==> flow/design.v <==
module trigger_system(inclk,command,config_in,inport,trig,we);
  input [23:0] config_in;
  input [7:0] command;
  input [3:0] we;
  reg [3:0] t_last;
  input inclk;
  input [15:0] inport;
  reg [7:0] state;
  reg [7:0] trig_on;
  reg [7:0] step;
  output reg trig;
  wire [3:0] triggered;
  genvar index;  
  generate  
    for (index=0; index < 4; index=index+1)  
    begin: gen_t_stages  
      trigger_stage trigger_gen(inclk, command, config_in, inport, step, triggered[index], we[index]);
    end  
  endgenerate 
  initial begin
    state <= 0;
    step <= 0;
    trig <= 0;
    t_last <= 0;
    trig_on <= 3;
  end
  always @(posedge inclk) 
  begin
    if (command == 8'd0)
    begin
      if (state == 8'd0) begin
        step <= 1;
        t_last <= triggered;
        state <= 8'd1;
      end else if (state == 8'd1) begin
        if (t_last != triggered)
        begin
          t_last <= triggered;
          step <= step + 1;
          if (step+1 == trig_on) begin
            state <= 8'd2;
            trig <= 1;
          end
        end else begin
          t_last <= triggered;
        end
      end
    end else if (command == 8'd9) 
    begin
      trig_on <= config_in[23:16];
    end
  end    
endmodule
module trigger_stage(inclk, command, config_in, inport, step, triggered, we); 
  input [23:0] config_in;
  input [7:0] command;
  input we;
  reg [7:0] arm_on_step;
  reg [15:0] delay;
  reg [15:0] vmask;
  reg [15:0] value;
  reg [15:0] evalue;
  reg [15:0] emask;
  reg [15:0] range_top;
  reg [7:0] repetitions;
  reg [3:0] data_ch;
  reg [4:0] clock_ch;
  reg [6:0] cycle_delay;
  reg [1:0] format;
  reg range;
  reg [15:0] last;
  input inclk;
  input [15:0] inport;
  reg [7:0] occur;
  reg [15:0] dcount;
  input [7:0] step;
  reg [7:0] state;
  output reg triggered;
  wire shift_clk;
  wire shift_in;
  assign shift_clk = (~clock_ch[4]) ? inclk:inport[clock_ch[3:0]];
  assign shift_in = inport[data_ch];
  wire e_trig;
  wire v_trig;
  wire r_trig;
  wire sv_trig;
  wire sr_trig;
  wire s_trig;
  wire xx;
  wire yy;
  assign xx = value & vmask;
  assign yy = vmask & inport;
  assign e_trig = ((~evalue & emask) == (emask & last)) && ((evalue & emask) == (emask & inport));
  assign v_trig = ~range && ((value & vmask) == (vmask & inport));
  assign r_trig = range && ((value & vmask) <= (vmask & inport)) && ((range_top & vmask) >= (vmask & inport));
  assign sv_trig = ~range && ((value & vmask) == (vmask & PO));
  assign sr_trig =  range && ((value & vmask) <= (vmask & PO)) && ((range_top & vmask) >= (vmask & PO));
  assign s_trig = ((format == 2'd2) && (sv_trig || sr_trig));
  wire [15:0] PO;
  shift_delay shift_delay_inst(shift_clk, shift_in, PO, cycle_delay); 
  initial begin
    state <= 8'd0;
    arm_on_step <= 0;
    delay <= 0;
    vmask <= 0;
    value <= 0;
    evalue <= 0;
    emask <= 0;
    range_top <= 0;
    repetitions <= 0;
    data_ch <= 0;
    clock_ch <= 0;
    cycle_delay <= 0;
    format <= 0;
    range <= 0;
    last <= 0;
  occur <= 0;
    dcount <= 0;
    triggered <= 0;
  end
  always @(posedge inclk) 
  begin
    if (step == arm_on_step+1) begin
      state <= 8'd3;
    end else if (command == 8'd0)
    begin
      if (state == 8'd0) begin
        occur <= 0;
        dcount <= 0;
        if (step == arm_on_step) begin 
          state <= 8'd1;
          last <= inport;
        end
      end else if (state == 8'd1) begin
        if ((v_trig || r_trig || s_trig) &&   ((format == 2'd0) || ((format == 2'd1) && e_trig) || s_trig))
        begin
          occur <= occur + 1;
          if (delay > 0) begin
              state <= 8'd2;
              dcount <= 0;
          end else if (occur == repetitions) begin
              state <= 8'd3;
              triggered <= 1;
          end 
        end else begin
          last <= inport;
        end
      end else if (state == 8'd2) begin
        dcount <= dcount + 1;
        if (dcount == delay) begin
          if (occur == repetitions) begin
            state <= 8'd3;
            triggered <= 1;
          end else begin
            last <= inport;
            state <= 8'd1;
          end
        end
      end
    end else 
    begin
      if (we) begin
        if (command == 8'd2) begin
          value <= config_in[23:8];
          repetitions <= config_in[7:0];
        end else if (command == 8'd6) begin
          range_top <= config_in[23:8];
        end else if (command == 8'd3) begin
          vmask <= config_in[23:8];
          arm_on_step <= config_in[7:0];
        end else if (command == 8'd4) begin
          evalue <= config_in[23:8];
        end else if (command == 8'd5) begin
          emask <= config_in[23:8];
        end else if (command == 8'd7) begin
          delay <= config_in[23:8];
          format <= config_in[7:6];
          range <= config_in[5];  
        end else if (command == 8'd8) begin
          data_ch <= config_in[23:20];
          clock_ch <= config_in[19:15];
          cycle_delay <= config_in[6:0]; 
        end
      end
    end
  end         
endmodule
module shift_delay(C, SI, PO, cycle_delay); 
  input  C,SI; 
  input [6:0] cycle_delay;
  reg [6:0] count;
  output [15:0] PO; 
  reg [15:0] tmp; 
  initial begin
      count = 0;
  end
  always @(posedge C) 
  begin 
    if (count == cycle_delay)
    begin
      count <= 0;
      tmp <= {tmp[14:0], SI}; 
    end else
    begin
      count <= count + 1;
    end
  end 
  assign PO = tmp; 
endmodule 
; ---- Step by step through the tools: trigger_system
; Tool output for the design above, in the order of the flow.
; Line numbers count from 1 in the design file above.
; Library cell names are shortened.
; Not given: --
[setup]
top_module = trigger_system
clock = inclk
library = sky130hd
corner = tt_025C_1v80

; ---- After elaboration
; Yosys after proc, flatten, opt, wreduce and memory -nomap, before mapping. Memory bits, and registers merged into a memory's read port (data or address), are not among the register bits. Print and check cells are not counted. Equal cells are merged and count once.
[bits]
reg_bits = 841
input_bits = 53
out_inout_bits = 1
wordCells = 554
[classes]
add_sub_neg = 17
compare = 20
equal = 95
shift = 8
mux = 123
n_logic = 56
reduce_and_logical = 150
[op_table]
columns = operator, n
row1 = 16-bit 2-to-1 mux, 44
row2 = 16-bit AND, 32
row3 = 8-bit 2-to-1 mux, 45
row4 = 16-bit == test, 20
row5 = 16-bit >= comparator, 8
row6 = 16-bit less-or-equal comparator, 8
row7 = 16-bit by 4-bit indexed select with 1-bit output, 8
row8 = 8-bit by 32-bit == test with 1-bit output, 4
row9 = 7-bit AND reduction, 12
row10 = 16-bit by 1-bit adder with 16-bit output with constant B, 4
row11 = 16-bit by 1-bit > comparator with 1-bit output with constant B, 4
row12 = 16-bit inverter, 4
row13 = 8-bit == test, 8
row14 = 6-bit AND reduction, 8
row15 = 8-bit by 2-bit == test with 1-bit output with constant B, 6
row16 = 8-bit logical NOT, 6
row17 = 5-bit AND reduction, 9
row18 = 8-bit by 1-bit adder with 9-bit output with constant B, 5
row19 = 1-bit logical AND, 40
row20 = 10-bit AND reduction, 4
row21 = 8-bit by 1-bit == test with 1-bit output with constant B, 5
row22 = 2-bit nonzero test, 19
row23 = 3-bit by 2-bit != test with 1-bit output with constant B, 12
row24 = 4-bit AND reduction, 9
row25 = 9-bit AND reduction, 4
row26 = 8-bit by 1-bit adder with 8-bit output with constant B, 4
row27 = 8-bit by 3-bit == test with 1-bit output with constant B, 4
row28 = 8-bit AND reduction, 4
; Other operator kinds: 19; their cells: 129.

; ---- Longest topological paths
; Longest topological path by Yosys (ltp), each cell counted once; first at word level (registers and memories cut), then after technology mapping (sequential cells cut; the memories' decode and read muxes count).
[logic_depth]
word_depth = 11
abc_area = 0
mapped_depth = 12
depth_no_buf = 10

; ---- After synthesis
; Source: synth_stat.txt of the flow (Yosys; design flattened, memories mapped). It holds for the ABC_AREA given above (unset counts as 0); a run with the other value may have another netlist.
; Totals and module areas in this step are rounded.
[mapped]
mapped_cells = 2968
yosys_area_um2 = 40000
sequential_area_um2 = 24000
ff_cells = 811
buffers = 68
[by_type]
columns = cell_type, n, type_area_um2
row1 = edfxtp_1, 775, 2.33E+04
row2 = ha_1, 265, 3315.68
row3 = xor2_1, 200, 1751.68
row4 = xnor2_1, 166, 1.45E+03
row5 = and2_1, 152, 950.912
row6 = nand2_1, 246, 923.386
row7 = mux4_2, 40, 900.864
row8 = nor2_1, 195, 731.952
row9 = dfxtp_1, 36, 720.691
row10 = nand3_1, 111, 555.533
row11 = nand4_1, 75, 469.2
row12 = a21oi_1, 92, 460.442
row13 = o21ai_0, 65, 325.312
row14 = nor4_1, 44, 275.264
row15 = and3_1, 38, 237.728
row16 = nor2b_1, 38, 237.728
row17 = nand2b_1, 37, 231.472
row18 = clkbuf_1, 58, 217.709
; Other cell types: 64; their cells: 335.
; By module: a second synthesis without flattening, with its own total; a netlist apart from the flattened one above.
[hier_totals]
cells_unflattened = 2976
area_unflattened_um2 = 40000
; Rows give one instance, submodules left out.
[by_module]
columns = module, n_inst, n_cells, mod_area_um2, mod_seq_area_um2
row1 = trigger_stage, 4, 670, 9000, 5200
row2 = shift_delay, 4, 52, 840, 620
row3 = trigger_system, 1, 88, 1200, 690

; 2 stored runs of trigger_system in the flow (synthesis by Yosys, layout by OpenROAD, sky130hd cells), in arbitrary order. Constraints: input delay and output delay 20% of the set period each, output load 0.01 pF.
; "achieved_clock_period_ns" = clock period - worst setup slack. The figure is calculated, with input and output delays left at 20% of the set period.
; "worstPathTime_ns" means the part of the period allowed to the worst setup path (the constraints hold back 20% at inputs and 20% at outputs) less its slack; where the path has registers, the arrival times of their clocks count too.
; "design_power_uw" is the tool's figure for a default switching activity; nothing was simulated.
; Measured values are rounded.

[entry A: settings]
period_ns = 5.74
CORE_UTILIZATION = 72
CAP_MARGIN = 20
CORE_MARGIN = 2
SLEW_MARGIN = 20
[entry A: results]
die_area_um2 = 57000
achieved_clock_period_ns = 4.739
setup_worst_slack_ns = 1.0
tns_setup_ns = 0.000
synthArea_um2 = 40000
finish.stdcell_area_um2 = 44000
final_hold_ws_ns = 0.45
design_power_uw = 12000
utilization_pct = 82
worstPathTime_ns = 3.59
critical_path_type = input to register

[entry B: settings]
period_ns = 4.72
CORE_UTILIZATION = 22
SETUP_SLACK_MARGIN = 0.8
PLACE_DENSITY_LB_ADDON = 0.19
HOLD_SLACK_MARGIN = 0.12
CELL_PAD_IN_SITES_GLOBAL_PLACEMENT = 1
ABC_AREA = 0
GPL_TIMING_DRIVEN = 0
GPL_ROUTABILITY_DRIVEN = 1
CTS_CLUSTER_DIAMETER = 109
CAP_MARGIN = 30
MIN_ROUTING_LAYER = met1
CORE_MARGIN = 2
SLEW_MARGIN = 20
[entry B: results]
die_area_um2 = 180000
achieved_clock_period_ns = 3.828
setup_worst_slack_ns = 0.89
tns_setup_ns = 0.000
synthArea_um2 = 40000
finish.stdcell_area_um2 = 48000
final_hold_ws_ns = 0.40
design_power_uw = 16000
utilization_pct = 27
worstPathTime_ns = 2.88
critical_path_type = input to register
